==> flow/design.v <==
`timescale 1ns / 1ps
module lfsr(
    input clock,
    input enable,
    input loadSeed,
    input [127:0] seed,
    output [127:0] lfsr_out,
    output lfsr_done
    );
	reg [127:0] lfsr_reg = 0;
	reg [4:0] xnor_out;
	reg counter = 0;
	always @(posedge clock) begin
		if (enable == 1) begin
			if(loadSeed == 1) begin
				lfsr_reg = seed;
			end
			else begin
				lfsr_reg = lfsr_reg<<5;
				lfsr_reg[4:0] = xnor_out;
				counter = counter + 1;
			end
		end
	end 
	always @(*) begin
		xnor_out[4] = lfsr_reg[127] ^~ lfsr_reg[125] ^~ lfsr_reg[100] ^~ lfsr_reg[98];
		xnor_out[3] = lfsr_reg[126] ^~ lfsr_reg[124] ^~ lfsr_reg[99] ^~ lfsr_reg[97];
		xnor_out[2] = lfsr_reg[125] ^~ lfsr_reg[123] ^~ lfsr_reg[98] ^~ lfsr_reg[96];
		xnor_out[1] = lfsr_reg[124] ^~ lfsr_reg[122] ^~ lfsr_reg[97] ^~ lfsr_reg[95];
		xnor_out[0] = lfsr_reg[123] ^~ lfsr_reg[121] ^~ lfsr_reg[96] ^~ lfsr_reg[94];
	end
	assign lfsr_out = lfsr_reg;
	assign lfsr_done = (counter==1) ? 1: 0;
endmodule
module PRNG (
	input [127:0] seed,
	input [127:0] generatedSeed_i,
	input [3:0] csr,
	input clock,
	output reg [127:0] generatedReg = 0,
	output reg [2:0] csr_o = 0,
	output reg ctrwrite = 0,
	output reg csrUpdate = 0
);
reg [3:0] state = 0;
reg [3:0] nextState = 0;
reg startFlag = 0;
reg prngEnable = 0;
reg loadSeed = 0;
reg [6:0] counter = 0;
wire prngDone;
wire [127:0] generatedReg_inside;
reg [127:0] selectedSeed;
lfsr PRNG (clock, prngEnable, loadSeed, selectedSeed, generatedReg_inside, prngDone);
always @(posedge clock)
begin
state = nextState;
if (csr[2] == 1) begin
	startFlag = 1;
	counter = 0;
end
if (startFlag == 1) begin
case (state)
8'd0: begin  
	generatedReg = 0;
	ctrwrite = 0;
	csr_o = 2;
	csrUpdate = 1;
	prngEnable = 1;
	loadSeed = csr[3];
	if (counter == 0)
		selectedSeed = seed;
	else
		selectedSeed = generatedSeed_i;
	nextState = 1;
end
8'd1: begin  
	generatedReg = 0;
	csr_o = 2;
	csrUpdate = 0;
	ctrwrite = 0;
	prngEnable = 1;
	loadSeed = 0;
	if (prngDone == 0) begin
		nextState = 1;
	end
	else begin
		prngEnable = 0;
		nextState = 2;
	end
end
8'd2: begin  
	generatedReg = generatedReg_inside;
	csr_o = 1;
	csrUpdate = 1;
	ctrwrite = 1;
	if (counter > 10) begin
		startFlag = 0;
		counter = 0;
		nextState = 0;
	end
	else
		nextState = 1;
	counter = counter + 1;
end
default: begin
	generatedReg = 0;
	ctrwrite = 0;
end
endcase
end
end
endmodule
---- Step by step through the tools: PRNG ----
The steps from the RTL of PRNG to its reports follow in flow order.
Line numbers count from 1 in the design file above.
Cell names lack the library's common part.
Not given: n/a
set-up
  top ..................................... PRNG
  clock port .............................. clock
  cell library ............................ sky130hd
  corner .................................. tt_025C_1v80

---- Word-level counts ----
Counts by Yosys on the flattened word-level netlist (proc, flatten, opt, wreduce; memories kept). Register bits leave out memories and registers merged into their read ports (data or address). Print and check cells are left out.
operators by class
  mux-type cells .......................... 22
  reduce/logical cells .................... 14
  bitwise gates (word level) .............. 16
  magnitude comparators ................... 1
  equal/unequal tests ..................... 2
  add/sub/neg operators ................... 2
operators with widths
  cell                                                                   number
  128-bit 2-to-1 mux                                                     1
  123-bit 2-to-1 mux                                                     1
  7-bit 2-to-1 mux                                                       6
  1-bit XNOR                                                             15
  2-bit AND reduction                                                    6
  4-bit case mux with 3-bit select                                       1
  7-bit by 1-bit adder with 7-bit output (second input constant)         1
  7-bit by 4-bit > comparator with 1-bit output (second input constant)  1
  7-bit logical NOT                                                      1
  1-bit 2-to-1 mux                                                       7
  2-bit nonzero test                                                     3
  3-bit case mux with 2-bit select                                       1
  1-bit case mux with 2-bit select                                       3
  5-bit 2-to-1 mux                                                       1
  2-bit OR reduction                                                     2
  4-bit by 1-bit == test with 1-bit output (second input constant)       1
  4-bit by 2-bit == test with 1-bit output (second input constant)       1
  4-bit logical NOT                                                      1
  3-bit nonzero test                                                     1
  2-bit 2-to-1 mux                                                       1
  1-bit adder (second input constant)                                    1
  1-bit inverter                                                         1
word-level totals
  output and inout port bits .............. 133
  elaborated cells ........................ 69
  flip-flop bits (word level) ............. 404
  input port bits ......................... 261

---- Logic depth ----
Yosys ltp: most cells in a row. Word level: on the elaborated netlist, between registers, memories and ports. Mapped: between sequential cells and ports; inverters and the memories' decode and read muxes count.
logic depth
  depth in word-level cells ............... 8
  ABC_AREA ................................ 0
  mapped depth ............................ 8

---- After synthesis ----
Source: synth_stat.txt of the flow (Yosys; design flattened, memories mapped). It holds for the ABC_AREA given above (unset counts as 0); a run with the other value may have another netlist.
Totals and module areas in this step are rounded.
cells by type
  type      number  area in all (sq um)
  edfxtp_1  393     1.18E+04
  mux2_4    120     1.8E+03
  mux2_2    132     1.49E+03
  and2_1    131     819.536
  buf_12    11      220.211
  dfxtp_1   8       160.154
  xnor2_1   10      87.584
  clkbuf_1  20      75.072
  ha_1      5       62.56
  buf_2     10      50.048
  buf_6     3       33.782
  inv_1     7       26.275
  nand2_1   7       26.275
  o21ai_0   5       25.024
  a31oi_4   1       21.27
  a21oi_1   4       20.019
  nor2_1    5       18.768
  o31a_1    2       17.517
Other cell types: 19; their cells: 25.
mapped netlist
  standard cells after synthesis .......... 899
  mapped flip-flops ....................... 401
  mapped area ............................. 0.017 sq mm
  buffers ................................. 46
By module: a second synthesis without flattening, with its own total; a netlist apart from the flattened one above.
second synthesis, totals
  cells (unflattened synthesis) ........... 905
  area (unflattened synthesis) ............ 0.017 sq mm
Each row is one instance without its submodules.
by module
  module  instances  area (sq mm)  cells
  PRNG    1          0.011         615
  lfsr    1          0.0058        290

---- Path before layout ----
Path of least setup slack by OpenSTA after synthesis, without wires, with an ideal clock, recovery checks aside; 20% of the period is set as input and as output delay. Where synthesis merged equal registers, the netlist keeps one of their names.
path post-synthesis
  path kind ............................... input-to-reg
  start ................................... input port csr[2]
  end ..................................... register selectedSeed[0]
  path slack .............................. -251 ps
  launch time at the first pin ............ 1570 ps
  buffers on the path ..................... 1
  delay of the path ....................... 6531 ps
  clock period ............................ 7850 ps
  stages .................................. 4
  setup time .............................. 502 ps
  external input delay .................... 1570 ps
  data arrival time ....................... 7599 ps
  synthesis period reached ................ 8101 ps
"delay of the path" = arrival - input delay + setup time.
"stages": output pins that drive a net of the path, with the launching flip-flop's if there is one; two outputs of one cell count as two.
"synthesis period reached" = period - worst setup slack (recovery checks aside). The figure is calculated, with input and output delays left at 20% of the set period.
Between the ends stands the longest chain of elaborated cells between them, by number of cells; it is not shown to be the way that was timed. Of several equally long chains one is given.
Each line given opens the expression or statement behind the cell; cells for indexed reads and writes are added by Yosys, which also makes memories of some case tables.
The path ends at the enable pin of a flip-flop; only ways to that pin are counted.
on the way, post-synthesis
  path through ............................ buf_2 nor2_1 inv_1 and2_1
  length of the longest elaborated chain .. 2
  elaborated cells on any way between the ends .. 2
  RTL lines with such cells ............... 1
  classes of those cells .................. 1 x mux; 1 x reduce/logical
ends and longest elaborated chain, post-synthesis
  element              RTL line  source
  start, declared      38        input [3:0] csr,
  1-bit 2-to-1 mux     58        if (csr[2] == 1) begin
  2-bit AND reduction  n/a
  end, assigned        72        selectedSeed = seed;
  end, assigned        74        selectedSeed = generatedSeed_i;
  end, declared        53        reg [127:0] selectedSeed;

---- Path in the finished layout ----
From the final timing report of record 1: the path of least setup slack in the routed layout; clock arrival at registers is part of the times.
The path's times are printed in steps of 10 ps; the period is the one set.
path post-layout
  path kind ............................... input-to-reg
  start ................................... input port csr[2]
  end ..................................... register selectedSeed[75]
  setup time .............................. 360 ps
  stages .................................. 5
  buffers on the path ..................... 2
  external input delay .................... 1190 ps
  launch time at the first pin ............ 1190 ps
  data arrival time ....................... 3350 ps
  clock period ............................ 5960 ps
  path slack .............................. 2800 ps
Between the ends stands the longest chain of elaborated cells between them, by number of cells; it is not shown to be the way that was timed. Of several equally long chains one is given.
The path ends at the enable pin of a flip-flop; only ways to that pin are counted.
on the way, post-layout
  path through ............................ clkdlybuf4s50_1 nor2_1 clkinvlp_4 and2_4 buf_12
  length of the longest elaborated chain .. 2
  elaborated cells on any way between the ends .. 2
  RTL lines with such cells ............... 1
  classes of those cells .................. 1 x mux; 1 x reduce/logical
ends and longest elaborated chain, post-layout
  element              RTL line  source
  start, declared      38        input [3:0] csr,
  1-bit 2-to-1 mux     58        if (csr[2] == 1) begin
  2-bit AND reduction  n/a
  end, assigned        72        selectedSeed = seed;
  end, assigned        74        selectedSeed = generatedSeed_i;
  end, declared        53        reg [127:0] selectedSeed;

Below are 2 stored runs of the flow (Yosys, OpenROAD; platform sky130hd) on PRNG, each with its settings and what was measured, unordered. Constraints: input delay and output delay 20% of the set period each, output load 0.01 pF.
By "clock period reached" is meant the clock period of the run minus its worst setup slack. This is arithmetic on one report: input and output delays are still those of the set period (20% each).
"critical setup path time" = time allowed to the worst setup path (clock period - input delay - output delay, where it has them) - its slack; a late launch clock adds to it, a late capture clock takes from it.
"power consumption" is the tool's figure for a default switching activity; nothing was simulated.
"critical setup path time" is given in steps of 10 ps.
The results are shown rounded.

---- record 1 ----
settings
  period_ns = 5.96
  CAP_MARGIN = 20
  CORE_MARGIN = 2
  CORE_UTILIZATION = 40
  SLEW_MARGIN = 20
results
  chip area after synthesis (Yosys) ....... 0.017 sq mm
  worst setup slack after layout .......... 2800 ps
  clock period reached .................... 3161 ps
  summed negative setup slack ............. 0 ps
  power consumption ....................... 10000 uW
  post-layout utilization ................. 0.54
  critical setup path time ................ 1970 ps
  worst setup path kind ................... input-to-reg
  overall die area ........................ 0.044 sq mm
  standard-cell area of the final layout .. 0.023 sq mm
  post-route worst hold slack ............. 510 ps

---- record 2 ----
settings
  period_ns = 7.3
  CORE_UTILIZATION = 58
  SETUP_SLACK_MARGIN = 0.62
  PLACE_DENSITY = 0.89
  HOLD_SLACK_MARGIN = 0.13
  CORE_ASPECT_RATIO = 0.89
  CORE_MARGIN = 7
  CELL_PAD_IN_SITES_GLOBAL_PLACEMENT = 3
  ABC_AREA = 0
  GPL_ROUTABILITY_DRIVEN = 0
  CTS_CLUSTER_DIAMETER = 71
  CAP_MARGIN = 20
  SLEW_MARGIN = 20
results
  unfinished; error GPL-0301 in placement
